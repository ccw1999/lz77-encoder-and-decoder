==> flow/design.v <==
module LZ77_Decoder(clk,reset,code_pos,code_len,chardata,encode,finish,char_nxt);
input 				clk;
input 				reset;
input 		[3:0] 	code_pos;
input 		[2:0] 	code_len;
input 		[7:0] 	chardata;
output	 			encode;
output reg 			finish;
output reg	[7:0] 	char_nxt;
reg			[3:0]	S_B [8:0];
reg			[2:0]		timer;
assign 	encode = 1'b0;
integer j;
always @(posedge clk or posedge reset) 
begin
	if (reset) 
	begin
		timer <= 3'd0;	
	end
	else if (timer==code_len)
	begin
		timer <= 3'd0;
	end
	else
	begin
		timer <= timer + 3'd1;
	end
end
always @(posedge clk or posedge reset)
begin
	if(reset) 
	begin	
	end
	else 
	begin
		for(j=0; j<8; j=j+1)
		begin
			S_B[j+1] <= S_B[j];			
		end
		S_B[0] <= char_nxt[3:0];
	end
end
always @(posedge clk)
begin
	if ((!(|code_pos) && !(|code_len)) || timer==code_len)
	begin
		char_nxt <= chardata;
	end
	else if(!code_pos)
	begin
		char_nxt <= char_nxt;
	end
	else if(timer<=code_len)
	begin
		char_nxt <= S_B[code_pos - 1'b1];
	end
	else 
	begin
		char_nxt <= char_nxt;
	end
end
always @(posedge clk or posedge reset)
begin
	if (reset) 
	begin
		finish <= 1'b0;
	end
	else if (chardata==8'h24 && timer==code_len)
	begin
		finish <= 1'b1;
	end
	else 
	begin
		finish <= finish;
	end
end
endmodule
Tool chain data of LZ77_Decoder
Tool output for the design above, in the order of the flow.
Lines are those of the file above, counted from 1.
Operators: Yosys type, input widths -> output width; for muxes data width and select width s.
Library cell names are shortened.
{ "inputs": {"top_module": "LZ77_Decoder", "clk_port": "clk", "lib": "sky130hd", "lib_corner": "tt_025C_1v80"} }

Elaborated design
Counts by Yosys on the flattened word-level netlist (proc, flatten, opt, wreduce). Print and check cells are left out. Cells with the same type and inputs are merged into one.
{ "bits": {"input_bits": 17, "ff_bits": 48, "out_inout_bits": 10, "elab_cells": 42} }
{ "op_classes": {"n_cmp": 1, "muxes": 5, "n_eq": 11, "addsub": 2, "reduce_logical": 11} }
{ "op_table": {"columns": ["cell", "count"], "rows": [
  ["$pmux 4 s9", 1],
  ["$mux 8", 3],
  ["$eq 4x3->1 const B", 4],
  ["$eq 4x2->1 const B", 2],
  ["$logic_not 4->1", 2],
  ["$eq 8x6->1 const B", 1],
  ["$sub 4x1->4 const B", 1],
  ["$eq 4x1->1 const B", 1],
  ["$eq 4x4->1 const B", 1],
  ["$reduce_or 4->1", 1],
  ["$add 3x1->3 const B", 1],
  ["$le 3x3->1", 1],
  ["$eq 3x3->1", 1],
  ["$reduce_or 3->1", 1],
  ["$mux 3", 1],
  ["$logic_and 1x1->1", 2],
  ["$logic_not 1->1", 2],
  ["$ne 2x2->1 const B", 1],
  ["$reduce_and 2->1", 1],
  ["$reduce_bool 2->1", 1],
  ["$logic_or 1x1->1", 1]
]} }

Longest topological paths
Depth = most cells in a row (Yosys ltp): at word level without a register or memory, in the mapped netlist without a sequential cell, where the memories' decode and read muxes count.
{ "logic_depth": {"depth_word": 6, "ABC_AREA": 0, "depth_mapped": 7, "ltp_nobuf": 6} }

Netlist
Yosys stat after the flow's synthesis: flattened, memories mapped to cells. It holds for the ABC_AREA given above (unset counts as 0); a run with the other value may have another netlist.
{ "by_type": {"columns": ["cell_type", "count", "area_total_um2"], "rows": [
  ["edfxtp_1", 44, 1.32E+03],
  ["dfrtp_1", 4, 100.096],
  ["mux2i_1", 8, 80.077],
  ["a2111oi_2", 4, 60.058],
  ["nand4bb_1", 5, 56.304],
  ["ha_1", 4, 50.048],
  ["buf_6", 4, 45.043],
  ["nand4b_1", 4, 35.034],
  ["inv_1", 8, 30.029],
  ["nor2_1", 8, 30.029],
  ["o31ai_1", 4, 30.029],
  ["and2_1", 4, 25.024],
  ["o22ai_1", 4, 25.024],
  ["a211oi_1", 3, 22.522],
  ["a21oi_1", 4, 20.019],
  ["nor3b_4", 1, 18.768],
  ["nor4b_1", 2, 17.517],
  ["xnor2_1", 2, 17.517]
]} }
Other cell types: 16; their cells: 22.
{ "synth_totals": {"n_buf": 7, "ffs": 48, "sequential_area_um2": 1421.4, "cell_count": 139, "area_um2": 2154.6} }

Worst setup path after synthesis
Path of least setup slack by OpenSTA after synthesis, without wires, with an ideal clock, recovery checks aside; 20% of the period is set as input and as output delay. Where synthesis merged equal registers, the netlist keeps one of their names.
{ "synth_timing": {"path_type": "input to register", "start": "input port code_len[2]", "end": "register char_nxt[0]", "n_path_buf": 1, "arrival_ns": 1.473, "t_first_pin_ns": 0.376, "path_stages": 6, "required_time_ns": 1.605, "path_delay_ns": 1.372, "in_delay_ns": 0.376, "slack_ns": 0.132, "setup_ns": 0.275, "period_ns": 1.88, "synth_period_reached_ns": 1.748} }
"path_delay_ns" = arrival - input delay + setup time.
"path_stages" counts driving pins, that of a launching flip-flop among them; a cell with two outputs on the path counts twice.
"synth_period_reached_ns" = period - worst setup slack (recovery checks aside). The figure is calculated, with input and output delays left at 20% of the set period.
The rows between start and end are the longest chain of elaborated cells between them; the timing report does not say that the signal goes this way. Where chains are equally long, one stands for them.
A line is the first line of the expression or statement that the cell stems from. Yosys adds cells for indexed reads and writes and turns some case tables into memories.
At most two assigning lines are given for a register; there are more.
The path ends at the enable pin of a flip-flop; only ways to that pin are counted.
{ "synth_between": {"cell_sequence": "inv_1 ha_1 and3_1 a21o_1 buf_4 a21o_1", "elab_chain_len": 6, "cone_cells": 9, "classes_between": "compare: 1; eq/ne: 2; reduce/logical: 6"} }
{ "synth_rtl": {"columns": ["element", "line", "source"], "rows": [
  ["from (decl)", 5, "input [2:0] code_len;"],
  ["$reduce_or 3->1", 45, "if ((!(|code_pos) && !(|code_len)) || timer==code_len)"],
  ["$logic_not 1->1", 45, null],
  ["$logic_and 1x1->1", 45, null],
  ["$logic_or 1x1->1", 45, null],
  ["$reduce_bool 2->1", null, null],
  ["$reduce_and 2->1", null, null],
  ["to (assign)", 47, "char_nxt <= chardata;"],
  ["to (assign)", 51, "char_nxt <= char_nxt;"],
  ["to (decl)", 9, "output reg [7:0] char_nxt;"]
]} }

Timing after layout
Path of least setup slack in the final report of flow run 1 (OpenROAD, finished layout, wires in). Where an end is a register, its clock arrival counts in the times.
{ "layout_timing": {"path_type": "input to register", "start": "input port code_len[0]", "end": "register char_nxt[2]", "slack_ns": -0.57, "path_stages": 6, "arrival_ns": 1.73, "in_delay_ns": 0.21, "required_time_ns": 1.17, "t_first_pin_ns": 0.21, "setup_ns": 0.16, "n_path_buf": 2, "period_ns": 1.03} }
The rows between start and end are the longest chain of elaborated cells between them; the timing report does not say that the signal goes this way. Where chains are equally long, one stands for them.
At most two assigning lines are given for a register; there are more.
The path ends at the data pin of a flip-flop with enable; ways to the enable are not counted.
{ "layout_between": {"cell_sequence": "clkdlybuf4s50_1 ha_4 and3_4 a21o_4 buf_12 o31ai_4", "elab_chain_len": 5, "cone_cells": 9, "classes_between": "compare: 1; eq/ne: 1; mux: 3; reduce/logical: 4"} }
{ "layout_rtl": {"columns": ["element", "line", "source"], "rows": [
  ["from (decl)", 5, "input [2:0] code_len;"],
  ["$reduce_or 3->1", 45, "if ((!(|code_pos) && !(|code_len)) || timer==code_len)"],
  ["$logic_not 1->1", 45, null],
  ["$logic_and 1x1->1", 45, null],
  ["$logic_or 1x1->1", 45, null],
  ["$mux 8", 45, null],
  ["to (assign)", 47, "char_nxt <= chardata;"],
  ["to (assign)", 51, "char_nxt <= char_nxt;"],
  ["to (decl)", 9, "output reg [7:0] char_nxt;"]
]} }

Wiki page: LZ77_Decoder / flow data

Top module LZ77_Decoder; platform sky130hd; tools Yosys and OpenROAD; 2 stored runs in no particular order. Input and output delays are each 20% of the period that was set; the output load is 0.01 pF.
"achievedPeriod_ns" is the run's clock period less its worst setup slack. It is reckoned from that one timing run; input and output delays stay at 20% of the period that was set.
"critical_path_time_ns" is the time allowed to the run's worst setup path (the clock period less input and output delay, where it has them) less its slack. Clock arrival times count: a late capture clock shortens it, a late launch clock lengthens it.
By "totalPower_w" is meant OpenSTA's value without simulated activity: inputs other than the clock are taken to toggle once in ten clock periods, and the tool carries that through the logic.

Flow run 1
==> flow/run.sh <==
#!/bin/bash
# the make line also repeats the synthesis and layout settings of config.mk as NAME=value (left out here)
make -C /OpenROAD-flow-scripts/flow DESIGN_CONFIG=/design/flow/config.mk WORK_HOME=/design/flow/orfs CLKGATE_MAP_FILE= finish
==> flow/config.mk <==
export PLATFORM = sky130hd
export DESIGN_NAME = LZ77_Decoder
export DESIGN_NICKNAME = LZ77_Decoder
export VERILOG_FILES = /design/flow/design.v
export SDC_FILE = /design/flow/constraint.sdc
export NUM_CORES = 4
export LEC_CHECK = 0
export CAP_MARGIN = 20
export CELL_PAD_IN_SITES_GLOBAL_PLACEMENT = 0
export CORE_ASPECT_RATIO = 0.71
export CORE_MARGIN = 2
export CORE_UTILIZATION = 38
export GPL_ROUTABILITY_DRIVEN = 0
export HOLD_SLACK_MARGIN = 0.04
export MIN_ROUTING_LAYER = met1
export PLACE_DENSITY = 0.35
export SLEW_MARGIN = 10
==> flow/constraint.sdc <==
create_clock -name core_clock -period 1.03 [get_ports {clk}]
set_input_delay 0.2060 -clock core_clock [delete_from_list [all_inputs] [get_ports {clk}]]
set_output_delay 0.2060 -clock core_clock [all_outputs]
set_load 0.01 [all_outputs]

==> results of flow run 1, as JSON <==
{
  "die_area_um2": 6297.5,
  "timing.setup.ws_ns": -0.566,
  "totalPower_w": 0.005845,
  "utilization_pct": 53.3,
  "achievedPeriod_ns": 1.596,
  "final_cell_area_um2": 2960.3,
  "critical_path_time_ns": 1.39,
  "path_kind": "input to register",
  "setup_tns_ns": -9.205,
  "synth_area_um2": 2154.6
}

Flow run 2
==> flow/run.sh <==
#!/bin/bash
# the make line also repeats the synthesis and layout settings of config.mk as NAME=value (left out here)
make -C /OpenROAD-flow-scripts/flow DESIGN_CONFIG=/design/flow/config.mk WORK_HOME=/design/flow/orfs CLKGATE_MAP_FILE= finish
==> flow/config.mk <==
export PLATFORM = sky130hd
export DESIGN_NAME = LZ77_Decoder
export DESIGN_NICKNAME = LZ77_Decoder
export VERILOG_FILES = /design/flow/design.v
export SDC_FILE = /design/flow/constraint.sdc
export NUM_CORES = 4
export LEC_CHECK = 0
export ABC_AREA = 1
export CAP_MARGIN = 35
export CELL_PAD_IN_SITES_DETAIL_PLACEMENT = 1
export CORE_ASPECT_RATIO = 0.5
export CORE_MARGIN = 7
export CORE_UTILIZATION = 32
export CTS_CLUSTER_DIAMETER = 321
export CTS_CLUSTER_SIZE = 34
export GPL_ROUTABILITY_DRIVEN = 0
export MAX_ROUTING_LAYER = met5
export PLACE_DENSITY_LB_ADDON = 0.28
export SETUP_SLACK_MARGIN = -0.24
export SLEW_MARGIN = 20
==> flow/constraint.sdc <==
create_clock -name core_clock -period 2.91 [get_ports {clk}]
set_input_delay 0.5820 -clock core_clock [delete_from_list [all_inputs] [get_ports {clk}]]
set_output_delay 0.5820 -clock core_clock [all_outputs]
set_load 0.01 [all_outputs]

==> results of flow run 2, as JSON <==
{
  "final_cell_area_um2": 2603.8,
  "critical_path_time_ns": 1.74,
  "path_kind": "input to register",
  "totalPower_w": 0.002095,
  "achievedPeriod_ns": 2.324,
  "die_area_um2": 9120.8,
  "synth_area_um2": 2088.3,
  "timing.setup.ws_ns": 0.586,
  "setup_tns_ns": 0.000,
  "utilization_pct": 42.1
}
